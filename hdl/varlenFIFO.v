==> flow/design.v <==
`timescale 1ns / 1ps
module varlenFIFO 
#(
  parameter DATA_WIDTH = 8,
  parameter DEPTH = 16
)(
  input wire                    clk_i,
  input wire                    rst_ni,
  input wire                    wr_en,
  input wire                    rd_en,
  input wire                    new_stream_i,
  input wire [DATA_WIDTH-1:0]   data_i,
  output reg [DATA_WIDTH-1:0]   data_o,
  output reg                    empty,
  output reg                    full
);
  reg [DATA_WIDTH-1:0]       flat_help_var;  
  reg [DATA_WIDTH*DEPTH-1:0] memory;
  reg [$clog2(DEPTH)-1:0]    write_ptr;  
  reg [$clog2(DEPTH)-1:0]    read_ptr;  
  reg [$clog2(DEPTH):0]      count;
  always @(posedge clk_i, negedge rst_ni) begin
    if (!rst_ni) begin   
      read_ptr      <= 0;
      count         <= 0;
      data_o        <= 0;
      write_ptr     <= 0;
      flat_help_var <= 0;
      empty         <= 1;
      full          <= 0;
    end
    else begin
      if (rd_en) begin  
        if (count > 0) begin  
          flat_help_var = 0;
          for (int b=0; b<DATA_WIDTH; b=b+1) begin
            flat_help_var[b] = memory[read_ptr * DATA_WIDTH + b];
          end
          data_o        <= flat_help_var;
          flat_help_var  = 0;
          read_ptr      <= read_ptr + 1;
          count         <= count - 1;
          full          <= 0;
          if ((count - 1) == 0) begin
            empty <= 0;
          end
        end
        else begin
          data_o <= data_i;
        end
      end
      if (wr_en && count < DEPTH) begin  
        flat_help_var = data_i;
        for (int b=0; b<DATA_WIDTH; b=b+1) begin
          memory[write_ptr * DATA_WIDTH + b] = flat_help_var[b];
        end
        flat_help_var      = 0;
        write_ptr         <= write_ptr + 1;
        count             <= count + 1;
        empty             <= 0;
        if ((count + 1) == DEPTH) begin
          full <= 1;
        end
      end
      if (rd_en && wr_en) begin  
        count <= count;
        empty <= empty;
        full  <= full;
      end
      if (new_stream_i) begin  
        write_ptr <= 0;
        read_ptr  <= 0;
        count     <= 0;
        empty     <= 1;
        full      <= 0;
      end
    end
  end
endmodule
# Tool chain data of varlenFIFO
# What the tools print for varlenFIFO, step after step.
# Line numbers count from 1 in the design file above.
# The mark n/a stands for no value.
[inputs]
top_module = "varlenFIFO"
clock_port = "clk_i"
lib = "sky130hd"
lib_corner = "tt_025C_1v80"

# Word-level counts
# Yosys after proc, flatten, opt, wreduce and memory -nomap, before mapping. Memory bits, and registers merged into a memory's read port (data or address), are not among the register bits. Print and check cells are not counted. Equal cells are merged and count once.
[word_totals]
mem_bits_ro = 0
input_bits = 13
output_inout_bits = 10
clocked_rd_ports_x_width = 0
ramBits = 0
n_memories = 0
wordCells = 121
latchBits = 0
register_bits = 151
[op_classes]
eq_ne = 2
muxes = 23
reduce_logical = 13
add_sub_neg = 26
n_logic = 24
div_mod_pow = 0
mul = 0
cmp = 2
n_shift = 24
[op_table]
columns = ["op", "n"]
rows = [
  ["variable shift 1 x 33 -> 128 bit", 8],
  ["variable shift 1 x 33 -> 128 bit (first input constant)", 8],
  ["AND 128 bit", 8],
  ["bitwise OR 128 bit", 8],
  ["inverter 128 bit", 8],
  ["variable part select 128 x 9 -> 1 bit", 7],
  ["negator 8 -> 33 bit", 7],
  ["variable part select 128 x 8 -> 1 bit", 1],
  ["adder 7 x 3 -> 8 bit (second input constant)", 8],
  ["negator 7 -> 33 bit", 1],
  ["zero test 32 bit", 1],
  ["adder 7 x 2 -> 8 bit (second input constant)", 4],
  ["two-way mux 5 bit", 5],
  ["two-way mux 4 bit", 5],
  ["adder 7 x 1 -> 8 bit (second input constant)", 2],
  ["two-way mux 1 bit", 12],
  ["nonzero test 3 bit", 3],
  ["adder 4 x 1 -> 4 bit (second input constant)", 2],
  ["two-way mux 8 bit", 1],
  ["nonzero test 2 bit", 3],
  ["adder 5 x 1 -> 6 bit (second input constant)", 1],
  ["subtractor 5 x 1 -> 6 bit (second input constant)", 1],
  ["equality test 6 x 5 -> 1 bit (second input constant)", 1],
  ["> comparator 5 x 1 -> 1 bit (second input constant)", 1],
  ["less-than comparator 5 bit (second input constant)", 1],
  ["AND reduction 2 bit", 2],
  ["AND reduction 4 bit", 1],
  ["AND reduction 3 bit", 1],
]
# Not listed: further kinds 2, cells in them 3.

# Logic depth
# Yosys ltp: most cells in a row. Word level: on the elaborated netlist, between registers, memories and ports. Mapped: between sequential cells and ports; inverters and the memories' decode and read muxes count.
[depth]
word_depth = 19
ABC_AREA = 0
mapped_depth = 8
ltp_nobuf = 7

# Netlist
# Source: synth_stat.txt of the flow (Yosys; design flattened, memories mapped). It holds for the ABC_AREA given above (unset counts as 0); a run with the other value may have another netlist.
[types]
columns = ["type", "n", "area_total_um2"]
rows = [
  ["sky130_fd_sc_hd__edfxtp_1", 128, 3.84E+03],
  ["sky130_fd_sc_hd__o2bb2ai_1", 76, 665.638],
  ["sky130_fd_sc_hd__dfrtp_1", 22, 550.528],
  ["sky130_fd_sc_hd__mux4_2", 24, 540.518],
  ["sky130_fd_sc_hd__nand2_1", 70, 262.752],
  ["sky130_fd_sc_hd__a22o_1", 29, 253.994],
  ["sky130_fd_sc_hd__ha_1", 15, 187.68],
  ["sky130_fd_sc_hd__mux2i_1", 17, 170.163],
  ["sky130_fd_sc_hd__o21ai_0", 31, 155.149],
  ["sky130_fd_sc_hd__nand3_1", 20, 100.096],
  ["sky130_fd_sc_hd__mux2_2", 8, 90.086],
  ["sky130_fd_sc_hd__nor2_1", 23, 86.333],
  ["sky130_fd_sc_hd__nand2b_1", 13, 81.328],
  ["sky130_fd_sc_hd__a221oi_1", 9, 78.826],
  ["sky130_fd_sc_hd__clkbuf_1", 18, 67.565],
  ["sky130_fd_sc_hd__nor2b_1", 10, 62.56],
  ["sky130_fd_sc_hd__a22oi_1", 8, 60.058],
  ["sky130_fd_sc_hd__a21oi_1", 11, 55.053],
]
# Not listed: further types 35, cells in them 109.
[synth_totals]
synth_area_mm2 = 0.0080214
buffers = 44
ff_cells = 151
cell_count = 641

# Worst setup path after synthesis
# Source: OpenSTA report_checks on the synthesized netlist (no wires, ideal clock, input and output delay 20% of the period each), path of least setup slack; recovery checks are left aside. Register names are those of the netlist, which keeps one name where synthesis merged equal registers.
[synth_timing]
path_kind = "input -> register"
from = "input wr_en"
to = "register memory[0]"
stages = 2
input_delay_ns = 1.126
t_first_pin_ns = 1.126
delay_ns = 3.808
slack_ns = 0.697
arrival_time_ns = 4.432
period_ns = 5.63
synth_period_reached_ns = 4.933
# "delay_ns" = arrival - input delay + setup time.
# "stages": output pins that drive a net of the path, with the launching flip-flop's if there is one; two outputs of one cell count as two.
# "synth_period_reached_ns" = period - worst setup slack (recovery checks aside). The figure is calculated, with input and output delays left at 20% of the set period.
# The rows between start and end are the longest chain of elaborated cells between them; the timing report does not say that the signal goes this way. Where chains are equally long, one stands for them.
# Each line given opens the expression or statement behind the cell; cells for indexed reads and writes are added by Yosys, which also makes memories of some case tables.
# Lines with a computed index may be missing from the assigning lines.
[synth_between]
cell_sequence = "sky130_fd_sc_hd__nor2b_1 sky130_fd_sc_hd__and2_1"
elab_chain_cells = 2
cells_between = 2
[synth_rtl]
columns = ["element", "line_no", "rtl"]
rows = [
  ["from (decl)", 9, "input wire                    wr_en,"],
  ["logical AND 1 bit", 52, "if (wr_en && count < DEPTH) begin"],
  ["AND reduction 2 bit", "n/a", ""],
  ["to (decl)", 18, "reg [DATA_WIDTH*DEPTH-1:0] memory;"],
]

# Path in the finished layout
# From the final timing report of stored run 1: the path of least setup slack in the routed layout; clock arrival at registers is part of the times.
[layout_timing]
path_kind = "input -> register"
from = "input wr_en"
to = "register memory[34]"
arrival_time_ns = 3.08
t_first_pin_ns = 0.90
stages = 4
slack_ns = 1.50
period_ns = 4.5
input_delay_ns = 0.90
# The rows between start and end are the longest chain of elaborated cells between them; the timing report does not say that the signal goes this way. Where chains are equally long, one stands for them.
# Lines with a computed index may be missing from the assigning lines.
[layout_between]
cell_sequence = "sky130_fd_sc_hd__clkdlybuf4s50_1 sky130_fd_sc_hd__nor2b_1 sky130_fd_sc_hd__and2_4 sky130_fd_sc_hd__buf_12"
elab_chain_cells = 2
cells_between = 2
[layout_rtl]
columns = ["element", "line_no", "rtl"]
rows = [
  ["from (decl)", 9, "input wire                    wr_en,"],
  ["logical AND 1 bit", 52, "if (wr_en && count < DEPTH) begin"],
  ["AND reduction 2 bit", "n/a", ""],
  ["to (decl)", 18, "reg [DATA_WIDTH*DEPTH-1:0] memory;"],
]

FLOW RESULTS
============

Module varlenFIFO, platform sky130hd: 2 stored runs of the flow (Yosys, OpenROAD) with differing settings, in no particular order. Input and output delays are each 20% of the period that was set; the output load is 0.01 pF.
"power.total_mw" rests on the timing tool's default activity at the inputs, not on a simulated workload.

# stored run 1
==> flow/run.sh <==
#!/bin/bash
# the make line also repeats the synthesis and layout settings of config.mk as NAME=value (left out here)
make -C /OpenROAD-flow-scripts/flow DESIGN_CONFIG=/design/flow/config.mk WORK_HOME=/design/flow/orfs CLKGATE_MAP_FILE= finish
==> flow/config.mk <==
export PLATFORM = sky130hd
export DESIGN_NAME = varlenFIFO
export DESIGN_NICKNAME = varlenFIFO
export VERILOG_FILES = /design/flow/design.v
export SDC_FILE = /design/flow/constraint.sdc
export NUM_CORES = 4
export LEC_CHECK = 0
export CAP_MARGIN = 30
export CELL_PAD_IN_SITES_DETAIL_PLACEMENT = 0
export CORE_MARGIN = 2
export CORE_UTILIZATION = 65
export GPL_TIMING_DRIVEN = 1
export MAX_ROUTING_LAYER = met4
export MIN_ROUTING_LAYER = met1
export PLACE_DENSITY_LB_ADDON = 0.3
export SLEW_MARGIN = 20
export TNS_END_PERCENT = 70
==> flow/constraint.sdc <==
create_clock -name core_clock -period 4.5 [get_ports {clk_i}]
set_input_delay 0.9000 -clock core_clock [delete_from_list [all_inputs] [get_ports {clk_i}]]
set_output_delay 0.9000 -clock core_clock [all_outputs]
set_load 0.01 [all_outputs]

==> stored run 1: results <==
yosys.chip_area_mm2=0.0080214
total_die_area_mm2=0.0132457
finish.stdcell_area_mm2=0.0088873
fin_ws_ns=1.496
total_negative_slack_ns=0.000
final_hold_ws_ns=0.507
power.total_mw=3.896

# stored run 2
==> flow/run.sh <==
#!/bin/bash
# the make line also repeats the synthesis and layout settings of config.mk as NAME=value (left out here)
make -C /OpenROAD-flow-scripts/flow DESIGN_CONFIG=/design/flow/config.mk WORK_HOME=/design/flow/orfs CLKGATE_MAP_FILE= finish
==> flow/config.mk <==
export PLATFORM = sky130hd
export DESIGN_NAME = varlenFIFO
export DESIGN_NICKNAME = varlenFIFO
export VERILOG_FILES = /design/flow/design.v
export SDC_FILE = /design/flow/constraint.sdc
export NUM_CORES = 4
export LEC_CHECK = 0
export CAP_MARGIN = 20
export CELL_PAD_IN_SITES_GLOBAL_PLACEMENT = 1
export CORE_ASPECT_RATIO = 1.22
export CORE_MARGIN = 2
export CORE_UTILIZATION = 52
export GPL_TIMING_DRIVEN = 1
export PLACE_DENSITY = 0.92
export SLEW_MARGIN = 20
export TNS_END_PERCENT = 85
==> flow/constraint.sdc <==
create_clock -name core_clock -period 7.04 [get_ports {clk_i}]
set_input_delay 1.4080 -clock core_clock [delete_from_list [all_inputs] [get_ports {clk_i}]]
set_output_delay 1.4080 -clock core_clock [all_outputs]
set_load 0.01 [all_outputs]

==> stored run 2: results <==
yosys.chip_area_mm2=0.0080214
total_die_area_mm2=0.0164403
finish.stdcell_area_mm2=0.0089073
fin_ws_ns=3.292
total_negative_slack_ns=0.000
final_hold_ws_ns=0.492
power.total_mw=2.455
